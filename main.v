==> flow/design.v <==
`timescale 1ns / 1ps
module LCD_INIT(
	input CLK,
	output reg [11:8] SF_D,
	output reg LCD_E,
	output reg LCD_RS,
	output reg LCD_RW,
	output reg DONE
    );
	reg [3:0] init_stage_counter;
	reg [19:0] init_counter;
	initial
	begin
			init_stage_counter = 0;
			init_counter = 0;
			LCD_E = 0;
			SF_D = 0;
			LCD_RS = 0;
			LCD_RW = 0;
			DONE = 0;
	end
	always @(posedge CLK)
	begin
			if (init_stage_counter == 0 && init_counter >= 750000)
			begin
				init_stage_counter = 1;
				init_counter = 0;
				LCD_E = 1;
				SF_D = 4'h3;
			end
			if (init_stage_counter == 1 && init_counter >= 12)
			begin
				init_stage_counter = 2;
				init_counter = 0;
				LCD_E = 0;
				SF_D = 4'h0;
			end
			if (init_stage_counter == 2 && init_counter >= 205000)
			begin
				init_stage_counter = 3;
				init_counter = 0;
				LCD_E = 1;
				SF_D = 4'h3;
			end
			if (init_stage_counter == 3 && init_counter >= 12)
			begin
				init_stage_counter = 4;
				init_counter = 0;
				LCD_E = 0;
				SF_D = 4'h0;
			end
			if (init_stage_counter == 4 && init_counter >= 5000)
			begin
				init_stage_counter = 5;
				init_counter = 0;
				LCD_E = 1;
				SF_D = 4'h3;
			end
			if (init_stage_counter == 5 && init_counter >= 12)
			begin
				init_stage_counter = 6;
				init_counter = 0;
				LCD_E = 0;
				SF_D = 4'h0;
			end
			if (init_stage_counter == 6 && init_counter >= 2000)
			begin
				init_stage_counter = 7;
				init_counter = 0;
				LCD_E = 1;
				SF_D = 4'h2;
			end
			if (init_stage_counter == 7 && init_counter >= 12)
			begin
				init_stage_counter = 8;
				init_counter = 0;
				LCD_E = 0;
			end
			if (init_stage_counter == 8 && init_counter >= 2000)
			begin
				init_stage_counter = 9;
				init_counter = 0;
			end
			if (init_stage_counter == 9)
			begin
				if (init_counter == 1)
				begin
					LCD_E = 0;
					SF_D = 4'b0010;
				end
				if (init_counter == 6)
					LCD_E = 1;
				if (init_counter == 26)
				begin
					LCD_E = 0;
					SF_D = 4'h8;
				end
				if (init_counter == 76)
				begin
					LCD_E = 1;
				end
				if (init_counter == 101)
				begin
					LCD_E = 0;
				end
				if (init_counter >= 3005)
				begin
					init_counter = 0;
					init_stage_counter = 10;
				end
			end
			if (init_stage_counter == 10)
			begin
				if (init_counter == 1)
				begin
					LCD_E = 0;
					SF_D = 4'h0;
				end
				if (init_counter == 6)
					LCD_E = 1;
				if (init_counter == 26)
				begin
					LCD_E = 0;
					SF_D = 4'h6;
				end
				if (init_counter == 76)
				begin
					LCD_E = 1;
				end
				if (init_counter == 101)
				begin
					LCD_E = 0;
				end
				if (init_counter >= 3005)
				begin
					init_counter = 0;
					init_stage_counter = 11;
				end
			end
			if (init_stage_counter == 11)
			begin
				if (init_counter == 1)
				begin
					LCD_E = 0;
					SF_D = 4'h0;
				end
				if (init_counter == 6)
					LCD_E = 1;
				if (init_counter == 26)
				begin
					LCD_E = 0;
					SF_D = 4'hc;
				end
				if (init_counter == 76)
				begin
					LCD_E = 1;
				end
				if (init_counter == 101)
				begin
					LCD_E = 0;
				end
				if (init_counter >= 3005)
				begin
					init_counter = 0;
					init_stage_counter = 12;
				end
			end
			if (init_stage_counter == 12)
			begin
				if (init_counter == 1)
				begin
					LCD_E = 0;
					SF_D = 4'h0;
				end
				if (init_counter == 6)
					LCD_E = 1;
				if (init_counter == 26)
				begin
					LCD_E = 0;
					SF_D = 4'h1;
				end
				if (init_counter == 76)
				begin
					LCD_E = 1;
				end
				if (init_counter == 101)
				begin
					LCD_E = 0;
				end
				if (init_counter >= 100000)
				begin
					init_counter = 0;
					init_stage_counter = 15;
					DONE = 1;
				end
			end
			if (init_stage_counter != 15)
				init_counter = init_counter + 1;
	end	
endmodule
`timescale 1ns / 1ps
module fulladder(
    input A,
    input B,
    input Cin,
    output S,
    output Cout
    );
	wire s0, c0, c1;
	halfadder half1(
		.A(A),
		.B(B),
		.S(s0),
		.C(c0)
		);
	halfadder half2(
		s0,
		Cin,
		S,
		c1
		);
	or o1(Cout,c0,c1);
endmodule
`timescale 1ns / 1ps
module halfadder(
    input A,
    input B,
    output S,
    output C
    );
	xor x1(S,A,B);
	and a1(C,A,B);
endmodule
`timescale 1ns / 1ps
module lcd_vala(
	input [2:0] DATA,
	input CLK,
	output tri [11:8] SF_D,
	output tri LCD_E,
	output tri LCD_RS,
	output tri LCD_RW
	);
	reg [3:0] D;
	reg Enable, RS, RW;
	initial
	begin
		D = 4'b0000;
		Enable = 1'b0;
		RS = 1'b0;
		RW = 1'b0;
	end
	wire [3:0] init_D;
	wire init_E, init_RS, init_RW;
	wire init_done;
	LCD_INIT Init_Module(CLK, init_D, init_E, init_RS, init_RW, init_done);
	assign SF_D[11:8] = (init_done) ? D[3:0] : init_D[3:0];
	assign LCD_E = (init_done) ? Enable : init_E;
	assign LCD_RS = (init_done) ? RS : init_RS;
	assign LCD_RW = (init_done) ? RW : init_RW;
	reg stage_counter;
	reg [11:0] counter;
	initial
	begin
		stage_counter = 0;
		counter = 0;
	end
	always @(posedge CLK)
	begin
		if (init_done == 1)
		begin
			if (stage_counter == 1'b0)
			begin
				if (counter == 1)
				begin
					RS = 0;
					RW = 0;
					Enable = 0;
					D = 4'h8;
				end
				if (counter == 6)
					Enable = 1;
				if (counter == 26)
				begin
					Enable = 0;
					D = 4'h0;
				end
				if (counter == 76)
				begin
					Enable = 1;
				end
				if (counter == 101)
				begin
					Enable = 0;
				end
				if (counter >= 3005)
				begin
					counter = 0;
					stage_counter = 1'b1;
				end
			end
			if (stage_counter == 1'b1)
			begin
				if (counter == 1)
				begin
					RS = 1;
					RW = 0;
					Enable = 0;
					D = 4'b0011;
				end
				if (counter == 6)
					Enable = 1;
				if (counter == 26)
				begin
					Enable = 0;
					D = {1'b0, DATA};
				end
				if (counter == 76)
				begin
					Enable = 1;
				end
				if (counter == 101)
				begin
					Enable = 0;
				end
				if (counter >= 3005)
				begin
					counter = 0;
					stage_counter = 1'b0;
				end
			end
		counter = counter + 1;
		end
	end
endmodule
`timescale 1ns / 1ps
module main(
    input [1:0] A,
    input [1:0] B,
    output [1:0] S,
    input Cin,
    output Cout,
	 input CLK,
	 output [11:8] SF_D,
	 output LCD_E,
	 output LCD_RS,
	 output LCD_RW,
	 output LCD_Enable
    );
	assign LCD_Enable = 1'b1;
	wire c0;
	fulladder full1(
		A[0],
		B[0],
		Cin,
		S[0],
		c0
		);
	fulladder full2(
		A[1],
		B[1],
		c0,
		S[1],
		Cout
		);
	lcd_vala yup(
		.DATA({Cout, S[1:0]}),
		.CLK(CLK),
		.SF_D(SF_D),
		.LCD_E(LCD_E),
		.LCD_RS(LCD_RS),
		.LCD_RW(LCD_RW)
	);
endmodule
**Tool chain data of main**

Tool output for the design above, in the order of the flow.
Line numbers count from 1 in the design file above.
Operators carry their Yosys type and port widths (W data, S select, Z words).
Library cell names are shortened.
A cell with -- has no value.

- Top module: main
- Clock port: CLK
- Cell library: sky130hd
- Corner: tt_025C_1v80

**Word level**

Counts by Yosys on the flattened word-level netlist (proc, flatten, opt, wreduce; memories kept). Register bits leave out memories and registers merged into their read ports (data or address); mux counts leave out enables and synchronous resets folded into registers. Print and check cells are left out. Cells with the same type and inputs are merged into one.

- Register bits: 50
- Input bits: 6
- Output and inout bits: 11
- Cells after elaboration: 218

- Add/subtract/negate cells: 2
- Order comparisons: 15
- Equality and inequality tests: 43
- Mux-type cells: 126
- Bitwise operators: 10
- Reduce/logical cells: 11

Operators with widths:

| cell | count |
|---|---|
| $mux W20 | 18 |
| $mux W4 | 43 |
| $eq A20 B7 Y1 const B | 8 |
| $eq A20 B1 Y1 const B | 4 |
| $eq A20 B3 Y1 const B | 4 |
| $ge A20 B4 Y1 const B | 4 |
| $eq A20 B5 Y1 const B | 4 |
| $mux W12 | 6 |
| $ge A20 B12 Y1 const B | 3 |
| $mux W1 | 59 |
| $eq A12 B7 Y1 const B | 4 |
| $ge A20 B11 Y1 const B | 2 |
| $eq A12 B1 Y1 const B | 2 |
| $ge A12 B12 Y1 const B | 2 |
| $eq A12 B3 Y1 const B | 2 |
| $eq A12 B5 Y1 const B | 2 |
| $add A20 B1 Y20 const B | 1 |
| $ge A20 B13 Y1 const B | 1 |
| $ge A20 B17 Y1 const B | 1 |
| $ge A20 B18 Y1 const B | 1 |
| $ge A20 B20 Y1 const B | 1 |
| $eq A4 B4 Y1 const B | 5 |
| $eq A4 B3 Y1 const B | 4 |
| $add A12 B1 Y12 const B | 1 |
| $logic_and A1 B1 Y1 | 9 |
| $eq A4 B2 Y1 const B | 2 |
| $and A1 B1 Y1 | 4 |
| $xor A1 B1 Y1 | 4 |

Not listed: further kinds 5, cells in them 6.

**Logic depth**

Longest topological path by Yosys (ltp), each cell counted once; first at word level (registers and memories cut), then after technology mapping (sequential cells cut; the memories' decode and read muxes count).

- Word-level depth: 52
- ABC_AREA: 0
- Gate-level depth with buffers: 24
- Gate-level depth less buffers: 20

**Mapped cells and area**

The flow's flattened synthesis, as Yosys stat reports it; memories are mapped. The netlist is that of the ABC_AREA named above (0 if unset); the other value can give another one.

Cells by type:

| cell | count | area in all (um^2) |
|---|---|---|
| edfxtp_1 | 21 | 630.605 |
| dfxtp_1 | 29 | 580.557 |
| nand2_1 | 68 | 255.245 |
| nor2_1 | 58 | 217.709 |
| nand3_1 | 31 | 155.149 |
| a21oi_1 | 27 | 135.13 |
| xor2_1 | 15 | 131.376 |
| nor3_1 | 26 | 130.125 |
| o21ai_0 | 24 | 120.115 |
| nand4_1 | 16 | 100.096 |
| xnor2_1 | 9 | 78.826 |
| a211oi_1 | 10 | 75.072 |
| and3_1 | 12 | 75.072 |
| buf_2 | 15 | 75.072 |
| nand2b_1 | 11 | 68.816 |
| mux2_2 | 6 | 67.565 |
| o21a_1 | 9 | 67.565 |
| a21o_1 | 8 | 60.058 |

Other cell types: 81; their cells: 197.

- Mapped cells: 592
- Mapped area: 0.0046432 mm^2
- Sequential part of the area: 0.0012112 mm^2
- Flip-flops: 50
- Buffers: 34

The figures by module come from a second, unflattened synthesis with its own total; it is not the netlist above.

- Cell total of the unflattened synthesis: 540
- Area total of the unflattened synthesis: 0.0043004 mm^2

Each row is one instance without its submodules.

By module:

| module | times used | cells | area (mm^2) | seq. area (mm^2) |
|---|---|---|---|---|
| LCD_INIT | 1 | 423 | 0.0030054 | 0.0006106 |
| lcd_vala | 1 | 109 | 0.0012212 | 0.0006006 |
| halfadder | 4 | 1 | 0.0000125 | 0 |
| fulladder | 2 | 1 | 0.0000063 | 0 |
| main | 1 | 2 | 0.0000113 | 0 |

**Timing after synthesis**

OpenSTA on the mapped netlist: ideal clock, no wires. The path of least setup slack (recovery checks aside). Input and output delay are each 20% of the period. Register names are those of the netlist, which keeps one name where synthesis merged equal registers.

- Kind: reg2reg
- Start point: register yup.Init_Module.init_counter[15]
- End point: register yup.Init_Module.init_counter[14]
- Clock period: 5.88 ns
- Setup time: 0.118 ns
- Launch time at the first pin: 0.000 ns
- Data arrival time: 4.685 ns
- Data required time: 5.762 ns
- Slack: 1.077 ns
- Path delay: 4.803 ns
- Driving pins on the path: 23
- Path buffers: 3
- Period reached after synthesis: 4.803 ns

"path delay" is the arrival time less input delay plus setup time.
"driving pins on the path" counts driving pins, that of a launching flip-flop among them; a cell with two outputs on the path counts twice.
"period reached after synthesis" is the clock period less the worst setup slack; recovery checks do not enter. This is arithmetic on one report: input and output delays are still those of the set period (20% each).
Between the ends stands the longest chain of elaborated cells between them, by number of cells; it is not shown to be the way that was timed. Of several equally long chains one is given.
Each line given opens the expression or statement behind the cell; cells for indexed reads and writes are added by Yosys, which also makes memories of some case tables.
A register here has more assigning lines than the two given.

- Cells stage by stage: dfxtp_1 > buf_2 > a211oi_1 > a311o_1 > a211o_1 > and3_1 > buf_6 > or3_1 > buf_2 > and3_4 > a22oi_4 > a21oi_1 > a221oi_2 > o21bai_2 > nand2_2 > inv_2 > nor3_2 > ha_1 > nand4_1 > a2111oi_0 > o31a_1 > nand4_1 > xor2_1
- Cells in the longest elaborated chain: 41
- Elaborated cells on any way between the ends: 71
- Source lines of those cells: 19
- Those cells by class: add/sub (1); compare (13); eq/ne (13); mux (35); reduce/logical (9)

RTL lines, path post-synthesis:

| item | line | source |
|---|---|---|
| start: declaration | 11 | `reg [19:0] init_counter;` |
| start: assignment | 27 | `init_counter = 0;` |
| start: assignment | 198 | `init_counter = init_counter + 1;` |
| $ge A20 B20 Y1 | 24 | `if (init_stage_counter == 0 && init_counter >= 750000)` |
| $logic_and A1 B1 Y1 | 24 |  |
| $mux W20 | 24 |  |
| $ge A20 B4 Y1 | 31 | `if (init_stage_counter == 1 && init_counter >= 12)` |
| $logic_and A1 B1 Y1 | 31 |  |
| $mux W20 | 31 |  |
| $ge A20 B18 Y1 | 38 | `if (init_stage_counter == 2 && init_counter >= 205000)` |
| (+27 left out) | -- |  |
| $mux W20 | 162 | `if (init_counter >= 3005)` |
| $mux W20 | 140 | `if (init_stage_counter == 11)` |
| $ge A20 B17 Y1 | 190 | `if (init_counter >= 100000)` |
| $mux W20 | 190 |  |
| $mux W20 | 168 | `if (init_stage_counter == 12)` |
| $add A20 B1 Y20 | 198 |  |
| $mux W20 | 197 | `if (init_stage_counter != 15)` |
| end: assignment | 192 | `init_counter = 0;` |
| end: assignment | 198 |  |
| end: declaration | 11 |  |

**Timing after layout**

Path of least setup slack in the final report of run A (OpenROAD, finished layout, wires in). Where an end is a register, its clock arrival counts in the times.

- Kind: reg2reg
- Start point: register yup.Init_Module.init_counter[19]
- End point: register yup.Init_Module.init_counter[14]
- Clock period: 10.2 ns
- Setup time: 0.11 ns
- Launch time at the first pin: 0.31 ns
- Data arrival time: 6.81 ns
- Data required time: 10.39 ns
- Slack: 3.58 ns
- Driving pins on the path: 19
- Path buffers: 0

Between the ends stands the longest chain of elaborated cells between them, by number of cells; it is not shown to be the way that was timed. Of several equally long chains one is given.
A register here has more assigning lines than the two given.

- Cells stage by stage: dfxtp_1 > nor4_2 > nand3_2 > o31ai_4 > nor2_2 > a211oi_2 > and4_1 > nand2_2 > o21ai_2 > a211o_1 > o21bai_2 > a21oi_1 > and2_1 > ha_1 > nand4_1 > a2111oi_0 > o31a_1 > nand4_1 > xor2_1
- Cells in the longest elaborated chain: 41
- Elaborated cells on any way between the ends: 71
- Source lines of those cells: 19
- Those cells by class: add/sub (1); compare (13); eq/ne (13); mux (35); reduce/logical (9)

RTL lines, path post-layout:

| item | line | source |
|---|---|---|
| start: declaration | 11 | `reg [19:0] init_counter;` |
| start: assignment | 27 | `init_counter = 0;` |
| start: assignment | 198 | `init_counter = init_counter + 1;` |
| $ge A20 B20 Y1 | 24 | `if (init_stage_counter == 0 && init_counter >= 750000)` |
| $logic_and A1 B1 Y1 | 24 |  |
| $mux W20 | 24 |  |
| $ge A20 B4 Y1 | 31 | `if (init_stage_counter == 1 && init_counter >= 12)` |
| $logic_and A1 B1 Y1 | 31 |  |
| $mux W20 | 31 |  |
| $ge A20 B18 Y1 | 38 | `if (init_stage_counter == 2 && init_counter >= 205000)` |
| (+27 left out) | -- |  |
| $mux W20 | 162 | `if (init_counter >= 3005)` |
| $mux W20 | 140 | `if (init_stage_counter == 11)` |
| $ge A20 B17 Y1 | 190 | `if (init_counter >= 100000)` |
| $mux W20 | 190 |  |
| $mux W20 | 168 | `if (init_stage_counter == 12)` |
| $add A20 B1 Y20 | 198 |  |
| $mux W20 | 197 | `if (init_stage_counter != 15)` |
| end: assignment | 192 | `init_counter = 0;` |
| end: assignment | 198 |  |
| end: declaration | 11 |  |

Lab notebook: main

main through Yosys and OpenROAD on sky130hd: 2 stored runs, unordered, with their settings and measured results. The constraints put input and output delay at 20% of the set period each and load the outputs with 0.01 pF.
"clock period reached" is the run's clock period less its worst setup slack. It is reckoned from that one timing run; input and output delays stay at 20% of the period that was set.
"total design power": no workload was simulated; the value follows from the tool's default switching activity.

### Run A

Settings: `period_ns=10.2`, `CORE_UTILIZATION=36`, `PLACE_DENSITY_LB_ADDON=0.26`, `CORE_MARGIN=2`, `CELL_PAD_IN_SITES_GLOBAL_PLACEMENT=0`, `TNS_END_PERCENT=10`, `CTS_CLUSTER_SIZE=36`, `CTS_CLUSTER_DIAMETER=177`, `CAP_MARGIN=20`, `SLEW_MARGIN=20`

- Clock period reached: 6.617 ns
- Netlist area reported by Yosys: 0.0046432 mm^2
- Total design power: 393.9 µW
- Worst setup slack after layout: 3.583 ns
- Utilization after routing: 39.9%
- Smallest hold slack: 0.539 ns
- Die footprint: 0.0138227 mm^2
- Standard-cell area of the final layout: 0.0050411 mm^2

### Run B

Settings: `period_ns=6.09`, `SETUP_SLACK_MARGIN=1.38`, `CAP_MARGIN=20`, `CORE_MARGIN=2`, `CORE_UTILIZATION=40`, `SLEW_MARGIN=20`

- Standard-cell area of the final layout: 0.0057167 mm^2
- Die footprint: 0.0124858 mm^2
- Netlist area reported by Yosys: 0.0046432 mm^2
- Utilization after routing: 50.3%
- Worst setup slack after layout: 1.329 ns
- Total design power: 691.7 µW
- Clock period reached: 4.761 ns
- Smallest hold slack: 0.542 ns
